==> flow/design.v <==
  `timescale 1ns / 1ps
module ledFunc(R1in,R2in,B1in,B2in,G1in,G2in,Latin,Clkin,Ain,Bin,Cin,R1,R2,B1,B2,G1,G2,Lat,Clk,A,B,C );
	 (*LOC = "A8" *) input Latin;
	 (*LOC = "C4" *) input Ain;
	 (*LOC = "D9" *) input Cin;
	 (*LOC = "B8" *) input Bin;
	 (* CLOCK_DEDICATED_ROUTE = "FALSE", LOC = "V10" *) input  Clkin;		 
   (* LOC = "L7" *)output reg Clk;	 
	 (*LOC = "T10" *) input R1in;
	 (*LOC = "T9" *) input R2in;
	 (*LOC = "N8" *) input G1in;
	 (*LOC = "U8" *) input G2in;
	 (*LOC = "V9" *) input B1in;
	 (*LOC = "M8" *) input B2in;
	 (*LOC = "P11" *) output reg B2;
	 (*LOC = "N10" *) output reg B1;
	 (*LOC = "T12" *) output reg R1;
	 (*LOC = "V12" *) output reg R2;
	 (*LOC = "K2" *) output G1;
	 (*LOC = "K1" *) output  G2;
	 (*LOC = "H3" *) output reg Lat;
	 (*LOC = "G11" *) output reg A;
	 (*LOC = "F10" *) output reg B;
	 (*LOC = "F11" *) output reg C;
	  assign G1 = G1in;
	  assign G2 = G2in;	
	  reg[15:0]a;
		reg [15:0] b;	
   reg [25:0] count;
	reg [35:0] ranA;
	reg [35:0] ranB;
	reg [35:0] ranC;
		always @(posedge Clkin)
			begin
					count <=count +1;
					if (count == 5) begin
						count <= 0;
						Clk <= !Clk;
						Lat <= !Lat;
					end;
					ranA <= ranA +1;
					ranB <= ranB +1;
					if(ranB == 100) begin
						B1 <= !B2;
					end; 
					if(ranB ==19999) begin
						R2 <= !R2;
						R1 <= !R1;
						ranB <= 0;
					end;
					if(ranB ==199) begin
						B2 <= !B2;
					end;
					if(ranA == 1000) begin
						A <= !A ;
						B <= !B;
						C <= !C;
					end;
					if(ranA == 2000) begin
						A <= !A ; 
					end;
					if(ranA == 3000) begin
						A <= !A ;  
						B <= !B;   
					end;
					if(ranA == 4000) begin
						A <= !A ; 
					end;
					if(ranA == 5000) begin
						A <= !A ;  
						B <= !B;
						C<= !C; 
					end;
					if(ranA == 6000) begin
						A <= !A ;  
					end;
					if(ranA == 7000) begin
						B <= !B;
					end;
					if(ranA == 8000) begin
						A <= !A ;
						ranA <= 0;
					end;
			end;
endmodule
* Tool chain data of ledFunc
What the tools print for ledFunc, step after step.
Line numbers count from 1 in the design file above.
Operators: Yosys type, input widths -> output width; for muxes data width and select width s.
Library cell names are shortened.
A cell with n/a has no value.
- Design top :: ledFunc
- Clock :: Clkin
- Cell library :: sky130hd
- Corner :: tt_025C_1v80

* After elaboration
Source: Yosys, flattened and elaborated, memories not mapped. Widths are those after wreduce. Registers that Yosys merges into a memory's read port (data or address) are not register bits. Print and check cells do not count. Equal cells are merged and count once.
- Register bits after elaboration :: 107
- Input port bits :: 11
- Output and inout port bits :: 11
- Elaborated cells :: 51
- Add/subtract/negate cells :: 3
- Equality and inequality tests :: 12
- Muxes and demuxes :: 13
- Reduce/logical cells :: 11
** Operators with widths (count)
- $eq 36x13->1 const B :: 4
- $add 36x1->36 const B :: 2
- $eq 36x12->1 const B :: 2
- $eq 36x10->1 const B :: 1
- $eq 36x11->1 const B :: 1
- $eq 36x15->1 const B :: 1
- $eq 36x7->1 const B :: 1
- $eq 36x8->1 const B :: 1
- $add 26x1->26 const B :: 1
- $eq 26x3->1 const B :: 1
- $mux 1 :: 13
- $logic_not 1->1 :: 8
- $reduce_bool 7->1 :: 1
- $reduce_bool 4->1 :: 1
- $reduce_bool 2->1 :: 1

* Longest topological paths
Depth = most cells in a row (Yosys ltp): at word level without a register or memory, in the mapped netlist without a sequential cell, where the memories' decode and read muxes count.
- Depth after elaboration :: 8
- ABC_AREA :: 0
- Depth in mapped cells :: 6
- Depth with buffers taken out :: 6

* Synthesis result
Yosys stat after the flow's synthesis: flattened, memories mapped to cells. It holds for the ABC_AREA given above (unset counts as 0); a run with the other value may have another netlist.
Totals and module areas in this step are rounded.
- Mapped cells :: 511
- Cell area after synthesis :: 4830 um^2
- Area of sequential cells :: 2230 um^2
- Flip-flop cells :: 107
- Buffer cells :: 18
** Cells by type
- dfxtp_1 :: count 98, area in all 1.96E+03 um^2
- xnor2_1 :: count 50, area in all 437.92 um^2
- xor2_1 :: count 39, area in all 341.578 um^2
- edfxtp_1 :: count 9, area in all 270.259 um^2
- nand4_1 :: count 37, area in all 231.472 um^2
- nand3_1 :: count 33, area in all 165.158 um^2
- nor4_1 :: count 26, area in all 162.656 um^2
- nor2_1 :: count 38, area in all 142.637 um^2
- nand2_1 :: count 35, area in all 131.376 um^2
- and4_1 :: count 12, area in all 105.101 um^2
- nor3_1 :: count 21, area in all 105.101 um^2
- and3_1 :: count 14, area in all 87.584 um^2
- inv_1 :: count 22, area in all 82.579 um^2
- ha_1 :: count 6, area in all 75.072 um^2
- nor4_4 :: count 2, area in all 42.541 um^2
- clkbuf_1 :: count 10, area in all 37.536 um^2
- or4_1 :: count 5, area in all 37.536 um^2
- nand4b_1 :: count 4, area in all 35.034 um^2
Other cell types: 24; their cells: 50.

* Path before layout
Path of least setup slack by OpenSTA after synthesis, without wires, with an ideal clock, recovery checks aside; 20% of the period is set as input and as output delay. Where synthesis merged equal registers, the netlist keeps one of their names.
- Path kind :: reg-to-reg
- Start :: reg ranB[0]
- End :: reg ranB[32]
- Period :: 2.62 ns
- Library setup time :: 0.119 ns
- Launch time at the first pin :: 0.000 ns
- Arrival time :: 1.869 ns
- Required time :: 2.501 ns
- Setup slack :: 0.633 ns
- Delay of the path :: 1.988 ns
- Stages on the path :: 7
- Buffers on the path :: 1
- Synthesis period reached :: 1.987 ns
"delay of the path" = arrival - input delay + setup time.
"stages on the path" counts driving pins, that of a launching flip-flop among them; a cell with two outputs on the path counts twice.
"synthesis period reached" = period - worst setup slack (recovery checks aside). The figure is calculated, with input and output delays left at 20% of the set period.
The rows between start and end are the longest chain of elaborated cells between them; the timing report does not say that the signal goes this way. Where chains are equally long, one stands for them.
Each line given opens the expression or statement behind the cell; cells for indexed reads and writes are added by Yosys, which also makes memories of some case tables.
- Path through :: dfxtp_1 -> ha_1 -> clkbuf_1 -> nand4_1 -> nor4_1 -> nand4_1 -> xnor2_1
- Length of the longest elaborated chain :: 1
- Elaborated cells between the ends (all ways) :: 2
- RTL lines with such cells :: 2
- Those cells by class :: add/sub: 1; eq/ne: 1
** RTL lines, path after synthesis
- start: declaration :: RTL line 31 : reg [35:0] ranB;
- start: assignment :: RTL line 42 : ranB <= ranB +1;
- start: assignment :: RTL line 49 : ranB <= 0;
- $add 36x1->36 :: RTL line 42
- end: assignment :: RTL line 42
- end: assignment :: RTL line 49
- end: declaration :: RTL line 31

* Worst path after layout
Path of least setup slack in the final report of run 1 (OpenROAD, finished layout, wires in). Where an end is a register, its clock arrival counts in the times.
- Path kind :: reg-to-reg
- Start :: reg ranA[12]
- End :: reg B
- Period :: 1.38 ns
- Library setup time :: 0.29 ns
- Launch time at the first pin :: 0.36 ns
- Arrival time :: 1.81 ns
- Required time :: 1.45 ns
- Setup slack :: -0.36 ns
- Stages on the path :: 5
- Buffers on the path :: 1
The rows between start and end are the longest chain of elaborated cells between them; the timing report does not say that the signal goes this way. Where chains are equally long, one stands for them.
A register here has more assigning lines than the two given.
The path ends at the enable pin of a flip-flop; only ways to that pin are counted.
- Path through :: dfxtp_4 -> buf_6 -> or3b_4 -> a2111o_1 -> a31oi_1
- Length of the longest elaborated chain :: 2
- Elaborated cells between the ends (all ways) :: 5
- RTL lines with such cells :: 4
- Those cells by class :: eq/ne: 4; reduce/logical: 1
** RTL lines, path after layout
- start: declaration :: RTL line 30 : reg [35:0] ranA;
- start: assignment :: RTL line 41 : ranA <= ranA +1;
- start: assignment :: RTL line 82 : ranA <= 0;
- $eq 36x10->1 :: RTL line 54 : if(ranA == 1000) begin
- $reduce_bool 4->1
- end: assignment :: RTL line 56 : B <= !B;
- end: assignment :: RTL line 64 : B <= !B;
- end: declaration :: RTL line 23 : (*LOC = "F10" *) output reg B;

Record of 2 stored runs of the RTL-to-layout flow on ledFunc, platform sky130hd. The runs are unordered. Constraints: input delay and output delay 20% of the set period each, output load 0.01 pF.
"period achieved" is the run's clock period less its worst setup slack. It is reckoned from that one timing run; input and output delays stay at 20% of the period that was set.
"critical setup path time" is the time allowed to the run's worst setup path (the clock period less input and output delay, where it has them) less its slack. Clock arrival times count: a late capture clock shortens it, a late launch clock lengthens it.
Results are given in rounded form.

* Run 1
** Files
==> flow/run.sh <==
#!/bin/bash
# the make line also repeats the synthesis and layout settings of config.mk as NAME=value (left out here)
make -C /OpenROAD-flow-scripts/flow DESIGN_CONFIG=/design/flow/config.mk WORK_HOME=/design/flow/orfs CLKGATE_MAP_FILE= finish
==> flow/config.mk <==
export PLATFORM = sky130hd
export DESIGN_NAME = ledFunc
export DESIGN_NICKNAME = ledFunc
export VERILOG_FILES = /design/flow/design.v
export SDC_FILE = /design/flow/constraint.sdc
export NUM_CORES = 4
export LEC_CHECK = 0
export CAP_MARGIN = 20
export CELL_PAD_IN_SITES_GLOBAL_PLACEMENT = 2
export CORE_MARGIN = 10
export CORE_UTILIZATION = 16
export GPL_ROUTABILITY_DRIVEN = 0
export GPL_TIMING_DRIVEN = 1
export HOLD_SLACK_MARGIN = 0.29
export PLACE_DENSITY_LB_ADDON = 0.22
export SETUP_SLACK_MARGIN = 0.18
export SLEW_MARGIN = 20
export TNS_END_PERCENT = 35
==> flow/constraint.sdc <==
create_clock -name core_clock -period 1.38 [get_ports {Clkin}]
set_input_delay 0.2760 -clock core_clock [delete_from_list [all_inputs] [get_ports {Clkin}]]
set_output_delay 0.2760 -clock core_clock [all_outputs]
set_load 0.01 [all_outputs]
** Results
- Period achieved :: 1.743 ns
- Standard-cell area of the final layout :: 8,090 um^2
- Critical setup path time :: 1.74 ns
- Class of the worst setup path :: reg-to-reg
- Chip area after synthesis (Yosys) :: 4,830 um^2
- Area of the die :: 37,600 um^2
- Utilization :: 27.2%
- Final worst hold slack :: 0.449 ns
- Worst slack on setup checks :: -0.363 ns

* Run 2
** Files
==> flow/run.sh <==
#!/bin/bash
# the make line also repeats the synthesis and layout settings of config.mk as NAME=value (left out here)
make -C /OpenROAD-flow-scripts/flow DESIGN_CONFIG=/design/flow/config.mk WORK_HOME=/design/flow/orfs CLKGATE_MAP_FILE= finish
==> flow/config.mk <==
export PLATFORM = sky130hd
export DESIGN_NAME = ledFunc
export DESIGN_NICKNAME = ledFunc
export VERILOG_FILES = /design/flow/design.v
export SDC_FILE = /design/flow/constraint.sdc
export NUM_CORES = 4
export LEC_CHECK = 0
export CAP_MARGIN = 15
export CORE_ASPECT_RATIO = 0.96
export CORE_MARGIN = 6
export CORE_UTILIZATION = 46
export PLACE_DENSITY_LB_ADDON = 0.17
export SLEW_MARGIN = 20
==> flow/constraint.sdc <==
create_clock -name core_clock -period 2.12 [get_ports {Clkin}]
set_input_delay 0.4240 -clock core_clock [delete_from_list [all_inputs] [get_ports {Clkin}]]
set_output_delay 0.4240 -clock core_clock [all_outputs]
set_load 0.01 [all_outputs]
** Results
- Period achieved :: 1.919 ns
- Standard-cell area of the final layout :: 5,390 um^2
- Critical setup path time :: 1.92 ns
- Class of the worst setup path :: reg-to-reg
- Chip area after synthesis (Yosys) :: 4,830 um^2
- Area of the die :: 13,100 um^2
- Utilization :: 53.0%
- Final worst hold slack :: 0.469 ns
- Worst slack on setup checks :: 0.201 ns
